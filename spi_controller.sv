==> flow/design.v <==
module spi_controller #(
    parameter DATA_BITS = 8  
)(
    input wire clk,        
    input wire reset,       
    input wire tied_SS,     
    input wire [DATA_BITS-1:0] palavra0,
    input wire [DATA_BITS-1:0] palavra1,
    input wire [DATA_BITS-1:0] palavra2,
    input wire [DATA_BITS-1:0] palavra3,
    output reg done,       
    output wire SCK,       
    output wire SS,       
    output wire MOSI,       
    input  wire MISO,      
    output reg [DATA_BITS-1:0] received_word0,
    output reg [DATA_BITS-1:0] received_word1,
    output reg [DATA_BITS-1:0] received_word2,
    output reg [DATA_BITS-1:0] received_word3
);
    localparam DATA_WORDS = 4;
    reg spi_en;                          
    reg [DATA_BITS-1:0] data_in;          
    wire ready_out;                       
    wire valid_out;                       
    wire [DATA_BITS-1:0] data_out;        
    reg [$clog2(DATA_WORDS)-1:0] word_index;
    reg [DATA_BITS-1:0] received_words [0:DATA_WORDS-1];
    reg [5:0] data_words_reg = 6'd4;
    reg [DATA_BITS-1:0] palavras_envio [0:DATA_WORDS-1];
    always @(*) begin
        palavras_envio[0] = palavra0;
        palavras_envio[1] = palavra1;
        palavras_envio[2] = palavra2;
        palavras_envio[3] = palavra3;
    end
    spi_master #(
        .DATA_BITS(DATA_BITS),
        .CPOL(0),    
        .CPHA(1),    
        .BRDV(2),    
        .LSBF(0)     
    ) master_inst (
        .clk(clk),
        .n_rst(~reset),         
        .spi_en(spi_en),        
        .tied_SS(tied_SS),      
        .MISO(MISO),            
        .data_in(data_in),      
        .data_words(data_words_reg), 
        .SCK(SCK),             
        .SS(SS),                
        .MOSI(MOSI),            
        .ready_out(ready_out),  
        .valid_out(valid_out),  
        .data_out(data_out)     
    );
    typedef enum logic [1:0] {
        IDLE,       
        SEND,       
        WAIT_VALID, 
        DONE       
    } state_t;
    state_t state, next_state;
    always @(posedge clk or posedge reset) begin
        if (reset) begin
            state <= IDLE;
            word_index <= 0;
            spi_en <= 0;
            data_in <= 0;
            done <= 0;
            received_word0 <= 0;
            received_word1 <= 0;
            received_word2 <= 0;
            received_word3 <= 0;
        end else begin
            state <= next_state;  
            if (state == IDLE) begin
                word_index <= 0;
                spi_en <= 1;
                data_in <= palavras_envio[0];
                done <= 0;
            end else if (state == WAIT_VALID) begin
                if (valid_out) begin
                    received_words[word_index] <= data_out;
                    if (word_index < DATA_WORDS - 1) begin
                        word_index <= word_index + 1;
                        data_in <= palavras_envio[word_index + 1];
                        spi_en <= 1;
                    end else begin
                        spi_en <= 0;
                    end
                end
            end else if (state == DONE) begin
                done <= 1;
                spi_en <= 0;
            end
            received_word0 <= received_words[0];
            received_word1 <= received_words[1];
            received_word2 <= received_words[2];
            received_word3 <= received_words[3];
        end
    end
    always @(*) begin
        next_state = state;
        case (state)
            IDLE: 
                if (spi_en) next_state = SEND;
            SEND: 
                if (ready_out) next_state = WAIT_VALID;
            WAIT_VALID: 
                if (valid_out) begin
                    if (word_index == DATA_WORDS - 1)
                        next_state = DONE;
                    else
                        next_state = SEND;
                end
            DONE: ;  
        endcase
    end
endmodule
module spi_master #(parameter DATA_BITS=8, CPOL=0, CPHA=1, BRDV=2, LSBF=0)(
    input clk, n_rst, spi_en, tied_SS, MISO,
    input [DATA_BITS-1:0] data_in,
    input [5:0] data_words,  
    output SCK, SS, MOSI, ready_out, valid_out,
    output [DATA_BITS-1:0] data_out
);
localparam reg [1:0]
idle = 2'b00,
data = 2'b01,
trail = 2'b10;
reg [1:0] state, next_state;
reg [$clog2(BRDV)-1:0] clk_cnt, next_clk;
reg [$clog2(DATA_BITS)-1:0] bit_cnt, next_bit;
reg [4:0] word_cnt, next_word;
reg SCK_reg, next_SCK;
reg SS_reg, next_SS;
reg [DATA_BITS-1:0] spi_data_reg, next_spi_data;
reg MISO_reg, next_MISO;
reg ready_reg, next_ready;
reg valid_reg, next_valid;
always_ff @(posedge clk, negedge n_rst) begin
    if (~n_rst) begin
        state <= idle;
        clk_cnt <= 0;
        bit_cnt <= 0;
        word_cnt <= 0;
        SCK_reg <= CPOL;
        SS_reg <= 1'b1;
        spi_data_reg <= '0;
        ready_reg <= 1'b0;
        valid_reg <= 1'b0;
        MISO_reg <= 1'b0;
    end
    else begin
        state <= next_state;
        clk_cnt <= next_clk;
        bit_cnt <= next_bit;
        word_cnt <= next_word;
        SCK_reg <= next_SCK;
        spi_data_reg <= next_spi_data;
        SS_reg <= next_SS;
        ready_reg <= next_ready;
        valid_reg <= next_valid;
        MISO_reg <= next_MISO;
    end
end
always_comb begin    
    next_state = state;
    next_clk = clk_cnt;
    next_bit = bit_cnt;
    next_word = word_cnt;
    case (state)
    idle: begin
        if (word_cnt > 0) begin
            if (clk_cnt == (BRDV/2)-1) begin
                next_clk = 0;
                next_bit = 0;
                next_state = data;
            end            
            else
            next_clk = clk_cnt + 1;
        end
        else if (spi_en) begin
            next_clk = 0;
            next_bit = 0;
            next_word = 0;
            next_state = data;
        end
    end
    data: begin
        if (clk_cnt == BRDV-1) begin
            next_clk = 0;
            if (bit_cnt == DATA_BITS-1) begin
                next_state = trail;
                if (word_cnt == data_words-1)
                next_word = 0;
                else
                next_word = word_cnt + 1;
            end            
            else
            next_bit = bit_cnt + 1;
        end
        else
        next_clk = clk_cnt + 1;
    end
    trail: begin
        if (clk_cnt == (BRDV/2)-1) begin
            next_clk = 0;
            next_state = idle;
        end
        else
        next_clk = clk_cnt + 1;
    end
    endcase
end
always_comb begin
    next_SCK = SCK_reg;
    case (state)
    idle: next_SCK = CPOL;
    data: begin
        if (clk_cnt == (BRDV/2)-1 || clk_cnt == BRDV-1)
        next_SCK = ~SCK_reg;
    end
    trail: next_SCK = SCK_reg;
    endcase
end
always_comb begin
    next_SS = SS_reg;
    next_spi_data = spi_data_reg;
    next_ready = ready_reg;
    next_valid = valid_reg;
    next_MISO = MISO_reg;
    case (state)
    idle: begin
        next_valid = 1'b0;
        if (word_cnt > 0) begin
            if (clk_cnt == (BRDV/2)-1) begin
                next_SS = 1'b0;
                next_spi_data = data_in;
            end   
        end
        else begin
            next_ready = 1'b1;            
            if (spi_en) begin
                next_ready = 1'b1;
                next_SS = 1'b0;
                next_spi_data = data_in;
            end
        end
    end
    data: begin
        if (clk_cnt == (BRDV/2)-1) begin
            if (CPHA == 0)
            next_MISO = MISO;
            else if (bit_cnt > 0) begin
                if (LSBF == 0)
                next_spi_data = {spi_data_reg[DATA_BITS-2:0], MISO_reg};
                else
                next_spi_data = {MISO_reg, spi_data_reg[DATA_BITS-1:1]};
            end
        end
        if (clk_cnt == BRDV-1) begin
            if (CPHA == 0) begin                
                if (LSBF == 0)
                next_spi_data = {spi_data_reg[DATA_BITS-2:0], MISO_reg};
                else
                next_spi_data = {MISO_reg, spi_data_reg[DATA_BITS-1:1]};
            end
            else
            next_MISO = MISO;
        end
    end
    trail: begin
        if (clk_cnt == (BRDV/2)-1) begin
            if (tied_SS == 1'b1 && word_cnt > 0)
            next_SS = SS_reg;
            else
            next_SS = 1'b1;
            if (CPHA == 1) begin                
                if (LSBF == 0)
                next_spi_data = {spi_data_reg[DATA_BITS-2:0], MISO_reg};
                else
                next_spi_data = {MISO_reg, spi_data_reg[DATA_BITS-1:1]};
            end
            next_valid = 1'b1;
        end
    end
    endcase
end
assign SCK = SCK_reg;
assign data_out = spi_data_reg;
assign SS = SS_reg;
assign MOSI = LSBF == 0 ? spi_data_reg[DATA_BITS-1] : spi_data_reg[0];
assign ready_out = ready_reg;
assign valid_out = valid_reg;
endmodule
# Tool chain data of spi_controller
# The steps from the RTL of spi_controller to its reports follow in flow order.
# Line numbers count from 1 in the design file above.
# Operators: Yosys type, input widths -> output width; for muxes data width and select width s.
# Library cell names are shortened.
design:
  top_module: "spi_controller"
  clock_port: "clk"
  library: "sky130hd"
  pvt_corner: "tt_025C_1v80"

# After elaboration
# Source: Yosys, flattened and elaborated. Widths are those after wreduce. Registers that Yosys merges into a memory's read port (data or address) are not register bits. Print and check cells do not count. Equal cells are merged and count once.
word_totals:
  wordCells: 154
  reg_bits: 102
classes:
  mux: 60
  reduce_logical: 30
  add_sub_neg: 4
  eq_ne: 29
  cmp: 3
  bitwise: 5
ops:
  columns: ["cell", "count"]
  rows:
  - ["$mux 8", 10]
  - ["$reduce_and 5->1", 7]
  - ["$pmux 8 s4", 1]
  - ["$mux 2", 13]
  - ["$mux 5", 5]
  - ["$pmux 8 s3", 1]
  - ["$mux 1", 17]
  - ["$mux 3", 5]
  - ["$eq 2x2->1 const B", 7]
  - ["$ne 2x2->1 const B", 7]
  - ["$ne 2x1->1 const B", 6]
  - ["$reduce_and 2->1", 6]
  - ["$reduce_bool 2->1", 6]
  - ["$reduce_and 6->1", 2]
  - ["$pmux 2 s3", 2]
  - ["$pmux 5 s2", 1]
  - ["$eq 2x1->1 const B", 4]
  - ["$logic_not 2->1", 4]
  - ["$reduce_bool 3->1", 2]
  - ["$pmux 3 s2", 1]
  - ["$pmux 1 s2", 3]
  - ["$not 1->1", 5]
  - ["$add 5x1->5 const B", 1]
  - ["$gt 5x1->1 const B", 1]
  - ["$eq 5x2->1 const B", 1]
  - ["$reduce_and 4->1", 1]
  - ["$add 3x1->3 const B", 1]
  - ["$gt 3x1->1 const B", 1]
# Not listed: further kinds 10, cells in them 10.

# Depth
# Longest topological path by Yosys (ltp), each cell counted once; first at word level (registers and memories cut), then after technology mapping (sequential cells cut; the memories' decode and read muxes count).
depth:
  word_depth: 7
  ABC_AREA: 0
  ltp_mapped: 7

# Mapped cells and area
# The flow's flattened synthesis, as Yosys stat reports it; memories are mapped. The netlist is that of the ABC_AREA named above (0 if unset); the other value can give another one.
by_type:
  columns: ["cell_type", "count", "type_area_um2"]
  rows:
  - ["dfrtp_1", 70, 1751.68]
  - ["edfxtp_1", 32, 960.922]
  - ["mux2_2", 18, 202.694]
  - ["o21ai_0", 27, 135.13]
  - ["ha_1", 9, 112.608]
  - ["dfstp_2", 3, 78.826]
  - ["nand2_1", 21, 78.826]
  - ["a21oi_1", 11, 55.053]
  - ["nand3_1", 11, 55.053]
  - ["inv_1", 14, 52.55]
  - ["mux2i_1", 5, 50.048]
  - ["a22oi_1", 6, 45.043]
  - ["and2_1", 7, 43.792]
  - ["clkbuf_1", 9, 33.782]
  - ["nor2_1", 8, 30.029]
  - ["nor2b_1", 4, 25.024]
  - ["a222oi_1", 2, 20.019]
  - ["nor3_1", 3, 15.014]
# Other cell types: 17; their cells: 22.
synth_totals:
  ff_cells: 105
  synth_area_mm2: 0.0039113
  buf_cells: 13
  stdcells: 282
# By module: a second synthesis without flattening, with its own total; a netlist apart from the flattened one above.
unflattened:
  cells_unflattened: 312
  hier_area_mm2: 0.0042103
# Rows give one instance, submodules left out.
modules:
  columns: ["module", "area_mm2", "n_cells", "n_inst"]
  rows:
  - ["spi_controller", 0.0027564, 164, 1]
  - ["spi_master", 0.0014539, 148, 1]

# Path before layout
# Path of least setup slack by OpenSTA after synthesis, without wires, with an ideal clock, recovery checks aside; 20% of the period is set as input and as output delay. Where synthesis merged equal registers, the netlist keeps one of their names.
synth_timing:
  kind: "register to register"
  from: "reg master_inst.word_cnt[0]"
  to: "reg master_inst.word_cnt[3]"
  launch_ns: 0.000
  n_path_buf: 1
  setup_time_ns: 0.095
  driving_pins: 8
  delay_ns: 2.306
  slack_ns: 2.354
  tclk_ns: 4.66
  required_ns: 4.565
  t_arrival_ns: 2.211
  synth_period_reached_ns: 2.306
# "delay_ns" is the arrival time less input delay plus setup time.
# "driving_pins" counts driving pins, that of a launching flip-flop among them; a cell with two outputs on the path counts twice.
# "synth_period_reached_ns" = period - worst setup slack (recovery checks aside). The figure is calculated, with input and output delays left at 20% of the set period.
# Between the ends stands the longest chain of elaborated cells between them, by number of cells; it is not shown to be the way that was timed. Of several equally long chains one is given.
# Each line given opens the expression or statement behind the cell; cells for indexed reads and writes are added by Yosys, which also makes memories of some case tables.
synth_via:
  path_cell_list: "dfrtp_1 -> inv_1 -> ha_1 -> or4b_1 -> clkbuf_2 -> a2111o_1 -> or3_4 -> o31ai_1"
  elab_chain_cells: 5
synth_lines:
  columns: ["item", "line", "text"]
  rows:
  - ["from (decl)", 136, "reg [4:0] word_cnt, next_word;"]
  - ["from (assign)", 148, "word_cnt <= 0;"]
  - ["from (assign)", 160, "word_cnt <= next_word;"]
  - ["$add 5x1->5", 200, "next_word = word_cnt + 1;"]
  - ["$mux 5", 197, "if (word_cnt == data_words-1)"]
  - ["$mux 5", 195, "if (bit_cnt == DATA_BITS-1) begin"]
  - ["$mux 5", 193, "if (clk_cnt == BRDV-1) begin"]
  - ["$pmux 5 s2", 174, "case (state)"]
  - ["to (assign)", 148, null]
  - ["to (assign)", 160, null]
  - ["to (decl)", 136, null]

# Timing after layout
# From the final timing report of stored run 2: the path of least setup slack in the routed layout; clock arrival at registers is part of the times.
layout_timing:
  kind: "register to register"
  from: "reg master_inst.word_cnt[0]"
  to: "reg master_inst.spi_data_reg[1]"
  n_path_buf: 1
  tclk_ns: 2.74
  setup_time_ns: 0.11
  slack_ns: 0.18
  required_ns: 3.00
  t_arrival_ns: 2.82
  driving_pins: 8
  launch_ns: 0.37
# Between the ends stands the longest chain of elaborated cells between them, by number of cells; it is not shown to be the way that was timed. Of several equally long chains one is given.
layout_via:
  path_cell_list: "dfrtp_1 -> inv_1 -> ha_1 -> or4b_1 -> clkbuf_2 -> mux2i_1 -> o211ai_1 -> mux2_2"
  elab_chain_cells: 3
layout_lines:
  columns: ["item", "line", "text"]
  rows:
  - ["from (decl)", 136, "reg [4:0] word_cnt, next_word;"]
  - ["from (assign)", 148, "word_cnt <= 0;"]
  - ["from (assign)", 160, "word_cnt <= next_word;"]
  - ["$gt 5x1->1", 238, "if (word_cnt > 0) begin"]
  - ["$mux 8", 238, null]
  - ["$pmux 8 s3", 235, "case (state)"]
  - ["to (assign)", 151, "spi_data_reg <= '0;"]
  - ["to (assign)", 162, "spi_data_reg <= next_spi_data;"]
  - ["to (decl)", 139, "reg [DATA_BITS-1:0] spi_data_reg, next_spi_data;"]

# Top module spi_controller; platform sky130hd; tools Yosys and OpenROAD; 2 stored runs in no particular order. Input and output delays are each 20% of the period that was set; the output load is 0.01 pF.
# "period_less_ws_ns" = clock period - worst setup slack. The figure is calculated, with input and output delays left at 20% of the set period.
# By "worst_setup_path_time_ns" is meant the share of the clock period that the worst setup path is allowed (20% is reserved at inputs, 20% at outputs), minus its slack. Clock arrival times at its registers enter into it.
# By "power.total_uw" is meant OpenSTA's value without simulated activity: inputs other than the clock are taken to toggle once in ten clock periods, and the tool carries that through the logic.
runs:
  - name: "stored run 1"
    settings:
      period_ns: 3.27
      CORE_UTILIZATION: 70
      PLACE_DENSITY: 0.61
      HOLD_SLACK_MARGIN: 0.28
      CORE_MARGIN: 10
      CELL_PAD_IN_SITES_GLOBAL_PLACEMENT: 2
      TNS_END_PERCENT: 20
      ABC_AREA: 1
      GPL_TIMING_DRIVEN: 0
      GPL_ROUTABILITY_DRIVEN: 1
      CAP_MARGIN: 5
      SLEW_MARGIN: 20
    outcome: "no results, placement failed with GPL-0301"
  - name: "stored run 2"
    settings:
      period_ns: 2.74
      CORE_UTILIZATION: 47
      SETUP_SLACK_MARGIN: 0.03
      PLACE_DENSITY: 0.68
      CORE_ASPECT_RATIO: 0.81
      CORE_MARGIN: 4
      GPL_TIMING_DRIVEN: 0
      GPL_ROUTABILITY_DRIVEN: 0
      CTS_CLUSTER_DIAMETER: 362
      MIN_ROUTING_LAYER: "met1"
      MAX_ROUTING_LAYER: "met5"
      CAP_MARGIN: 20
      SLEW_MARGIN: 20
    results:
      yosys.chip_area_mm2: 0.0039113
      die_area_mm2: 0.0098533
      period_less_ws_ns: 2.564
      worstSetupSlack_ns: 0.176
      finalUtil_pct: 62.2
      worst_setup_path_time_ns: 2.56
      worst_path_kind: "register to register"
      timing.hold.ws_ns: 0.357
      power.total_uw: 2583
      tns_ns: 0.000
